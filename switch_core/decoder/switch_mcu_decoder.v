==> flow/design.v <==
module switch_mcu_decoder (
    in_clk,
    in_rst,
    in_inst,
    in_cycle_cnt,
    out_lui,
    out_auipc,
    out_jal,
    out_jalr,
    out_beq,
    out_bne,
    out_blt,
    out_bge,
    out_bltu,
    out_bgeu,
    out_lb,
    out_lh,
    out_lw,
    out_lbu,
    out_lhu,
    out_sb,
    out_sh,
    out_sw,
    out_addi,
    out_slti,
    out_sltiu,
    out_xori,
    out_ori,
    out_andi,
    out_slli,
    out_srli,
    out_srai,
    out_add,
    out_sub,
    out_sll,
    out_slt,
    out_sltu,
    out_xor,
    out_srl,
    out_sra,
    out_or,
    out_and,
    out_fence,
    out_fence_i,
    out_ecall,
    out_ebreak,
    out_csrrw,
    out_csrrs,
    out_csrrc,
    out_csrrwi,
    out_csrrsi,
    out_csrrci,
    out_rs2,
    out_rs1,
    out_rd,
    out_imm_type_i,
    out_imm_type_s,
    out_imm_type_b,
    out_imm_type_u,
    out_imm_type_j
);
input wire in_clk            ;
input wire in_rst            ;
input wire [3:0] in_cycle_cnt; 
input wire [31:0] in_inst;
output wire out_lui          ;
output wire out_auipc        ;
output wire out_jal          ;
output wire out_jalr         ;
output wire out_beq          ;
output wire out_bne          ;
output wire out_blt          ;
output wire out_bge          ;
output wire out_bltu         ;
output wire out_bgeu         ;
output wire out_lb           ;
output wire out_lh           ;
output wire out_lw           ;
output wire out_lbu          ;
output wire out_lhu          ;
output wire out_sb           ;
output wire out_sh           ;
output wire out_sw           ;
output wire out_addi         ;
output wire out_slti         ;
output wire out_sltiu        ;
output wire out_xori         ;
output wire out_ori          ;
output wire out_andi         ;
output wire out_slli         ;
output wire out_srli         ;
output wire out_srai         ;
output wire out_add          ;
output wire out_sub          ;
output wire out_sll          ;
output wire out_slt          ;
output wire out_sltu         ;
output wire out_xor          ;
output wire out_srl          ;
output wire out_sra          ;
output wire out_or           ;
output wire out_and          ;
output wire out_fence        ;
output wire out_fence_i      ;
output wire out_ecall        ;
output wire out_ebreak       ;
output wire out_csrrw        ;       
output wire out_csrrs        ;
output wire out_csrrc        ;
output wire out_csrrwi       ;
output wire out_csrrsi       ;
output wire out_csrrci       ;
output wire [4:0]   out_rs2         ;
output wire [4:0]   out_rs1         ;
output wire [4:0]   out_rd          ;
output wire [11:0]  out_imm_type_i  ;
output wire [11:0]  out_imm_type_s  ;
output wire [11:0]  out_imm_type_b  ;
output wire [19:0]  out_imm_type_u  ;
output wire [18:0]  out_imm_type_j  ;
wire [3:0] inst_31_16 = inst[31:16];
wire [3:0] inst_31_28 = inst[31:28];
wire [3:0] inst_19_15 = inst[19:15];
wire [3:0] inst_11_7  = inst[11:7];
wire [2:0] inst_31_25 = inst[31:25];
wire [2:0] inst_14_12 = inst[14:12];
wire [6:0] inst_6_0   = inst[6:0];
wire inst_31_16_equal_000000000000 = (inst_31_16 == 'b000000000000);
wire inst_31_16_equal_000000000001 = (inst_31_16 == 'b000000000001);
wire inst_31_28_equal_0000 = (inst_31_28 == 'b0000);
wire inst_19_15_equal_00000 = (inst_19_15 == 'b00000);
wire inst_11_7_equal_00000 = (inst_11_7 == 'b00000);
wire inst_31_25_equal_0000000   = (inst_14_12 == 'b0000000);
wire inst_31_25_equal_0100000   = (inst_14_12 == 'b0100000);
wire inst_14_12_equal_000   = (inst_14_12 == 'b000);
wire inst_14_12_equal_001   = (inst_14_12 == 'b001);
wire inst_14_12_equal_010   = (inst_14_12 == 'b010);
wire inst_14_12_equal_011   = (inst_14_12 == 'b011);
wire inst_14_12_equal_100   = (inst_14_12 == 'b100);
wire inst_14_12_equal_101   = (inst_14_12 == 'b101);
wire inst_14_12_equal_110   = (inst_14_12 == 'b110);
wire inst_14_12_equal_111   = (inst_14_12 == 'b111);
wire inst_6_0_equal_1100111 = (inst_6_0 == 'b1100111);
wire inst_6_0_equal_0000011 = (inst_6_0 == 'b0000011);
wire inst_6_0_equal_0100011 = (inst_6_0 == 'b0100011);
wire inst_6_0_equal_0010011 = (inst_6_0 == 'b0010011);
wire inst_6_0_equal_0110111 = (inst_6_0 == 'b0110111);
wire inst_6_0_equal_0010111 = (inst_6_0 == 'b0010111);
wire inst_6_0_equal_1101111 = (inst_6_0 == 'b1101111);
wire inst_6_0_equal_0110011 = (inst_6_0 == 'b0110011);
wire inst_6_0_equal_0001111 = (inst_6_0 == 'b0001111);
wire inst_6_0_equal_1110011 = (inst_6_0 == 'b1110011);
reg [31:0] inst;
always@(posedge in_clk or negedge in_rst) begin
    if(!in_rst)
        inst <= 0;
    else if(in_cycle_cnt == 1)
        inst <= in_inst;
    else
        inst <= inst;
end
assign out_lui      = (inst_6_0_equal_0110111);
assign out_auipc    = (inst_6_0_equal_0010111);
assign out_jal      = (inst_6_0_equal_1101111);
assign out_jalr     = (inst_14_12_equal_000 & inst_6_0_equal_1100111);
assign out_beq      = (inst_14_12_equal_000 & inst_6_0_equal_1100111);
assign out_bne      = (inst_14_12_equal_001 & inst_6_0_equal_1100111);
assign out_blt      = (inst_14_12_equal_010 & inst_6_0_equal_1100111);
assign out_bge      = (inst_14_12_equal_011 & inst_6_0_equal_1100111);
assign out_bltu     = (inst_14_12_equal_100 & inst_6_0_equal_1100111);
assign out_bgeu     = (inst_14_12_equal_111 & inst_6_0_equal_1100111);
assign out_lb       = (inst_14_12_equal_000 & inst_6_0_equal_0000011);
assign out_lh       = (inst_14_12_equal_001 & inst_6_0_equal_0000011);
assign out_lw       = (inst_14_12_equal_010 & inst_6_0_equal_0000011);
assign out_lbu      = (inst_14_12_equal_100 & inst_6_0_equal_0000011);
assign out_lhu      = (inst_14_12_equal_101 & inst_6_0_equal_0000011);
assign out_sb       = (inst_14_12_equal_000 & inst_6_0_equal_0100011);
assign out_sh       = (inst_14_12_equal_001 & inst_6_0_equal_0100011);
assign out_sw       = (inst_14_12_equal_010 & inst_6_0_equal_0100011);
assign out_addi     = (inst_14_12_equal_000 & inst_6_0_equal_0010011);
assign out_slti     = (inst_14_12_equal_010 & inst_6_0_equal_0010011);
assign out_sltiu    = (inst_14_12_equal_011 & inst_6_0_equal_0010011);
assign out_xori     = (inst_14_12_equal_100 & inst_6_0_equal_0010011);
assign out_ori      = (inst_14_12_equal_110 & inst_6_0_equal_0010011);
assign out_andi     = (inst_14_12_equal_111 & inst_6_0_equal_0010011);
assign out_csrrw    = (inst_14_12_equal_001 & inst_6_0_equal_1110011);
assign out_csrrs    = (inst_14_12_equal_010 & inst_6_0_equal_1110011);
assign out_csrrc    = (inst_14_12_equal_011 & inst_6_0_equal_1110011);
assign out_csrrwi   = (inst_14_12_equal_101 & inst_6_0_equal_1110011);
assign out_csrrsi   = (inst_14_12_equal_110 & inst_6_0_equal_1110011);
assign out_csrrci   = (inst_14_12_equal_111 & inst_6_0_equal_1110011);
assign out_slli     = (inst_31_25_equal_0000000 & inst_14_12_equal_001 & inst_6_0_equal_0010011);
assign out_srli     = (inst_31_25_equal_0000000 & inst_14_12_equal_101 & inst_6_0_equal_0010011);
assign out_srai     = (inst_31_25_equal_0100000 & inst_14_12_equal_101 & inst_6_0_equal_0010011);
assign out_add      = (inst_31_25_equal_0000000 & inst_14_12_equal_000 & inst_6_0_equal_0110011);
assign out_sub      = (inst_31_25_equal_0100000 & inst_14_12_equal_000 & inst_6_0_equal_0110011);
assign out_sll      = (inst_31_25_equal_0000000 & inst_14_12_equal_001 & inst_6_0_equal_0110011);
assign out_slt      = (inst_31_25_equal_0000000 & inst_14_12_equal_010 & inst_6_0_equal_0110011);
assign out_sltu     = (inst_31_25_equal_0000000 & inst_14_12_equal_011 & inst_6_0_equal_0110011);
assign out_xor      = (inst_31_25_equal_0000000 & inst_14_12_equal_100 & inst_6_0_equal_0110011);
assign out_srl      = (inst_31_25_equal_0000000 & inst_14_12_equal_101 & inst_6_0_equal_0110011);
assign out_sra      = (inst_31_25_equal_0100000 & inst_14_12_equal_101 & inst_6_0_equal_0110011);
assign out_or       = (inst_31_25_equal_0000000 & inst_14_12_equal_110 & inst_6_0_equal_0110011);
assign out_and      = (inst_31_25_equal_0000000 & inst_14_12_equal_111 & inst_6_0_equal_0110011);
assign out_fence    = (inst_31_28_equal_0000 & inst_19_15_equal_00000 & inst_14_12_equal_000 & inst_11_7_equal_00000 & inst_6_0_equal_0001111);
assign out_fence_i  = (inst_31_16_equal_000000000000 & inst_19_15_equal_00000 & inst_14_12_equal_001 & inst_11_7_equal_00000 & inst_6_0_equal_0001111);
assign out_ecall    = (inst_31_16_equal_000000000000 & inst_19_15_equal_00000 & inst_14_12_equal_000 & inst_11_7_equal_00000 & inst_6_0_equal_1110011);
assign out_ebreak   = (inst_31_16_equal_000000000001 & inst_19_15_equal_00000 & inst_14_12_equal_000 & inst_11_7_equal_00000 & inst_6_0_equal_1110011);
assign out_rs2        = inst [24:20]  ;
assign out_rs1        = inst [19:15]  ;
assign out_rd         = inst [11:7]   ;
assign out_imm_type_i = inst [31:20]  ;
assign out_imm_type_s = {inst[31:25], inst[11:7]};
assign out_imm_type_b = {inst[31], inst[7], inst[30:25], inst[11:8]};
assign out_imm_type_u = inst [31:12]  ;
assign out_imm_type_j = {inst[31], inst[19:12], inst[20], inst[30:20]};
endmodule
## Step by step through the tools: switch_mcu_decoder

What the tools print for switch_mcu_decoder, step after step.
Line numbers count from 1 in the design file above.
Operators: Yosys type, input widths -> output width; for muxes data width and select width s.
Library cell names are shortened.
A cell with -- has no value.

| inputs | value |
|---|---|
| top | switch_mcu_decoder |
| clock port | in_clk |
| standard-cell library | sky130hd |
| timing corner | tt_025C_1v80 |

## Word level

Counts by Yosys on the flattened word-level netlist (proc, flatten, opt, wreduce; memories kept). Register bits leave out memories and registers merged into their read ports (data or address); mux counts leave out enables and synchronous resets folded into registers. Print and check cells are left out. Cells with the same type and inputs are merged into one.

| bit counts | value |
|---|---|
| output and inout bits | 137 |
| input bits | 38 |
| flip-flop bits (word level) | 32 |
| elaborated cells | 83 |

| operators by class | value |
|---|---|
| equal/unequal tests | 19 |
| reduce/logical cells | 5 |
| bitwise logic cells | 58 |

Operator list:

| operator | count |
|---|---|
| $and 1x1->1 | 58 |
| $eq 7x6->1 const B | 3 |
| $eq 7x7->1 const B | 3 |
| $logic_not 4->1 | 4 |
| $eq 7x5->1 const B | 2 |
| $eq 3x3->1 const B | 4 |
| $eq 4x1->1 const B | 2 |
| $eq 7x2->1 const B | 1 |
| $eq 7x4->1 const B | 1 |
| $eq 3x2->1 const B | 2 |
| $eq 3x1->1 const B | 1 |
| $logic_not 3->1 | 1 |

## Logic depth

Longest topological path by Yosys (ltp), each cell counted once; first at word level (registers and memories cut), then after technology mapping (sequential cells cut; the memories' decode and read muxes count).

| logic depth | value |
|---|---|
| word-level depth | 5 |
| ABC_AREA | 0 |
| depth in mapped cells | 6 |
| mapped depth without buffers | 3 |

## Mapped cells and area

Source: synth_stat.txt of the flow (Yosys; design flattened, memories mapped). It holds for the ABC_AREA given above (unset counts as 0); a run with the other value may have another netlist.

| synthesis totals | value |
|---|---|
| cell area after synthesis | 2387.3 µm² |
| sequential area | 800.8 µm² |
| buffer cells | 115 |
| flip-flops | 32 |
| cells in the netlist | 245 |

Cell types:

| cell type | count | area in all (µm²) |
|---|---|---|
| dfrtp_1 | 32 | 800.768 |
| buf_4 | 104 | 780.749 |
| mux2_2 | 31 | 349.085 |
| nor2_1 | 31 | 116.362 |
| buf_6 | 5 | 56.304 |
| nand3b_1 | 4 | 30.029 |
| nor4b_4 | 1 | 23.773 |
| nand2_1 | 6 | 22.522 |
| nand4b_1 | 2 | 17.517 |
| or3b_2 | 2 | 17.517 |
| nor3_1 | 3 | 15.014 |
| nor3b_1 | 2 | 15.014 |
| and4bb_2 | 1 | 12.512 |
| nand4_1 | 2 | 12.512 |
| nor4_1 | 2 | 12.512 |
| nor4_2 | 1 | 12.512 |
| clkbuf_1 | 3 | 11.261 |
| mux2_1 | 1 | 11.261 |

Not listed: further types 10, cells in them 12.

## Worst setup path after synthesis

Path of least setup slack by OpenSTA after synthesis, without wires, with an ideal clock, recovery checks aside; 20% of the period is set as input and as output delay. Where synthesis merged equal registers, the netlist keeps one of their names.

| timing post-synthesis | value |
|---|---|
| path type | register -> output |
| start | register inst[12] |
| end | output port out_jalr |
| time at the first pin | 0 ps |
| path delay | 1392 ps |
| stages on the path | 6 |
| buffers on the path | 3 |
| period | 2550 ps |
| external output delay | 510 ps |
| slack | 648 ps |
| arrival time | 1392 ps |
| required time | 2040 ps |
| synthesis period reached | 1902 ps |

"path delay" = arrival - input delay + setup time.
A path that ends at an output port has no setup time.
"stages on the path": output pins that drive a net of the path, with the launching flip-flop's if there is one; two outputs of one cell count as two.
"synthesis period reached" is the clock period less the worst setup slack; recovery checks do not enter. This is arithmetic on one report: input and output delays are still those of the set period (20% each).
The rows between start and end are the longest chain of elaborated cells between them; the timing report does not say that the signal goes this way. Where chains are equally long, one stands for them.
A line is the first line of the expression or statement that the cell stems from. Yosys adds cells for indexed reads and writes and turns some case tables into memories.
At most two assigning lines are given for a register; there are more.

| on the way, post-synthesis | value |
|---|---|
| path through | dfrtp_1 -> buf_6 -> or3_1 -> buf_6 -> nor2_1 -> buf_4 |
| length of the longest elaborated chain | 2 |
| elaborated cells between the ends (all ways) | 2 |
| classes of those cells | 1 x logic; 1 x reduce/logical |

Ends and longest elaborated chain, post-synthesis:

| item | RTL line | text |
|---|---|---|
| start: declaration | 153 | `reg [31:0] inst;` |
| start: assignment | 158 | `inst <= in_inst;` |
| start: assignment | 160 | `inst <= inst;` |
| $logic_not 3->1 | 135 | `wire inst_14_12_equal_000   = (inst_14_12 == 'b000);` |
| $and 1x1->1 | 165 | `assign out_jalr     = (inst_14_12_equal_000 & inst_6_0_equal_1100111);` |
| end: declaration | 69 | `output wire out_jalr         ;` |

Some nets on the timed path still bear RTL names; the line given drives or declares the net.

Nets with RTL names, path post-synthesis:

| net | RTL line | text |
|---|---|---|
| out_beq | 166 | `assign out_beq      = (inst_14_12_equal_000 & inst_6_0_equal_1100111);` |

## Path in the finished layout

From the final timing report of run 1: the path of least setup slack in the routed layout; clock arrival at registers is part of the times.
The report prints the path's times to 10 ps; the period is as set.

| timing after layout | value |
|---|---|
| path type | register -> output |
| start | register inst[16] |
| end | output port out_fence |
| required time | 1140 ps |
| time at the first pin | 290 ps |
| external output delay | 280 ps |
| slack | -680 ps |
| buffers on the path | 2 |
| stages on the path | 6 |
| arrival time | 1810 ps |
| period | 1420 ps |

The rows between start and end are the longest chain of elaborated cells between them; the timing report does not say that the signal goes this way. Where chains are equally long, one stands for them.
At most two assigning lines are given for a register; there are more.

| on the way, after layout | value |
|---|---|
| path through | dfrtp_1 -> nor4_2 -> buf_4 -> nand4_1 -> nor3_2 -> buf_2 |
| length of the longest elaborated chain | 5 |
| elaborated cells between the ends (all ways) | 5 |
| source lines of those cells | 2 |
| classes of those cells | 4 x logic; 1 x reduce/logical |

Ends and longest elaborated chain, after layout:

| item | RTL line | text |
|---|---|---|
| start: declaration | 153 | `reg [31:0] inst;` |
| start: assignment | 158 | `inst <= in_inst;` |
| start: assignment | 160 | `inst <= inst;` |
| $logic_not 4->1 | 131 | `wire inst_19_15_equal_00000 = (inst_19_15 == 'b00000);` |
| $and 1x1->1 (4 in a row) | 205 | `assign out_fence    = (inst_31_28_equal_0000 & inst_19_15_equal_00000 & inst_14_12_equal_000 & inst_11_7_equal ...` |
| end: declaration | 103 | `output wire out_fence        ;` |

Settings and measured results of 2 stored flow runs for module switch_mcu_decoder (sky130hd), not sorted in any way. The constraints put input and output delay at 20% of the set period each and load the outputs with 0.01 pF.
"achieved clock period" is the run's clock period less its worst setup slack. It is reckoned from that one timing run; input and output delays stay at 20% of the period that was set.
By "worst path time" is meant the share of the clock period that the worst setup path is allowed (20% is reserved at inputs, 20% at outputs), minus its slack. Clock arrival times at its registers enter into it.
"power consumption" rests on the timing tool's default activity at the inputs, not on a simulated workload.
"worst path time" is known to 10 ps.
A setting shown as n/a is not set for that run.
Results: n/a = not shown.

| name | run 1 | run 2 |
|---|---|---|
| period_ns | 1.42 | 1.53 |
| CORE_UTILIZATION | 38 | 48 |
| SETUP_SLACK_MARGIN | -0.02 | n/a |
| HOLD_SLACK_MARGIN | 0.22 | n/a |
| CELL_PAD_IN_SITES_DETAIL_PLACEMENT | 1 | n/a |
| TNS_END_PERCENT | 30 | 85 |
| GPL_ROUTABILITY_DRIVEN | 1 | 1 |
| MIN_ROUTING_LAYER | met2 | n/a |
| MAX_ROUTING_LAYER | met5 | n/a |
| CAP_MARGIN | 20 | 20 |
| CORE_MARGIN | 2 | 5 |
| SLEW_MARGIN | 20 | 10 |
| PLACE_DENSITY_LB_ADDON | n/a | 0.18 |
| CORE_ASPECT_RATIO | n/a | 0.69 |
| CELL_PAD_IN_SITES_GLOBAL_PLACEMENT | n/a | 3 |
| GPL_TIMING_DRIVEN | n/a | 0 |
| CTS_CLUSTER_SIZE | n/a | 11 |
| CTS_CLUSTER_DIAMETER | n/a | 348 |
| worst path time (ps) | 1810 | n/a |
| critical path kind | register -> output | n/a |
| total negative slack on setup checks (ps) | -17829 | n/a |
| std-cell area (final layout) (µm²) | 3903.7 | n/a |
| achieved clock period (ps) | 2096 | n/a |
| final worst hold slack (ps) | 579 | n/a |
| power consumption (mW) | 4.406 | n/a |
| mapped cell area after synthesis (µm²) | 2387.3 | n/a |
| post-route utilization (%) | 65.2 | n/a |
| full die area (µm²) | 6932.2 | n/a |
| worst setup slack after layout (ps) | -676 | n/a |

Run 2: unfinished; error FLW-0024 in placement
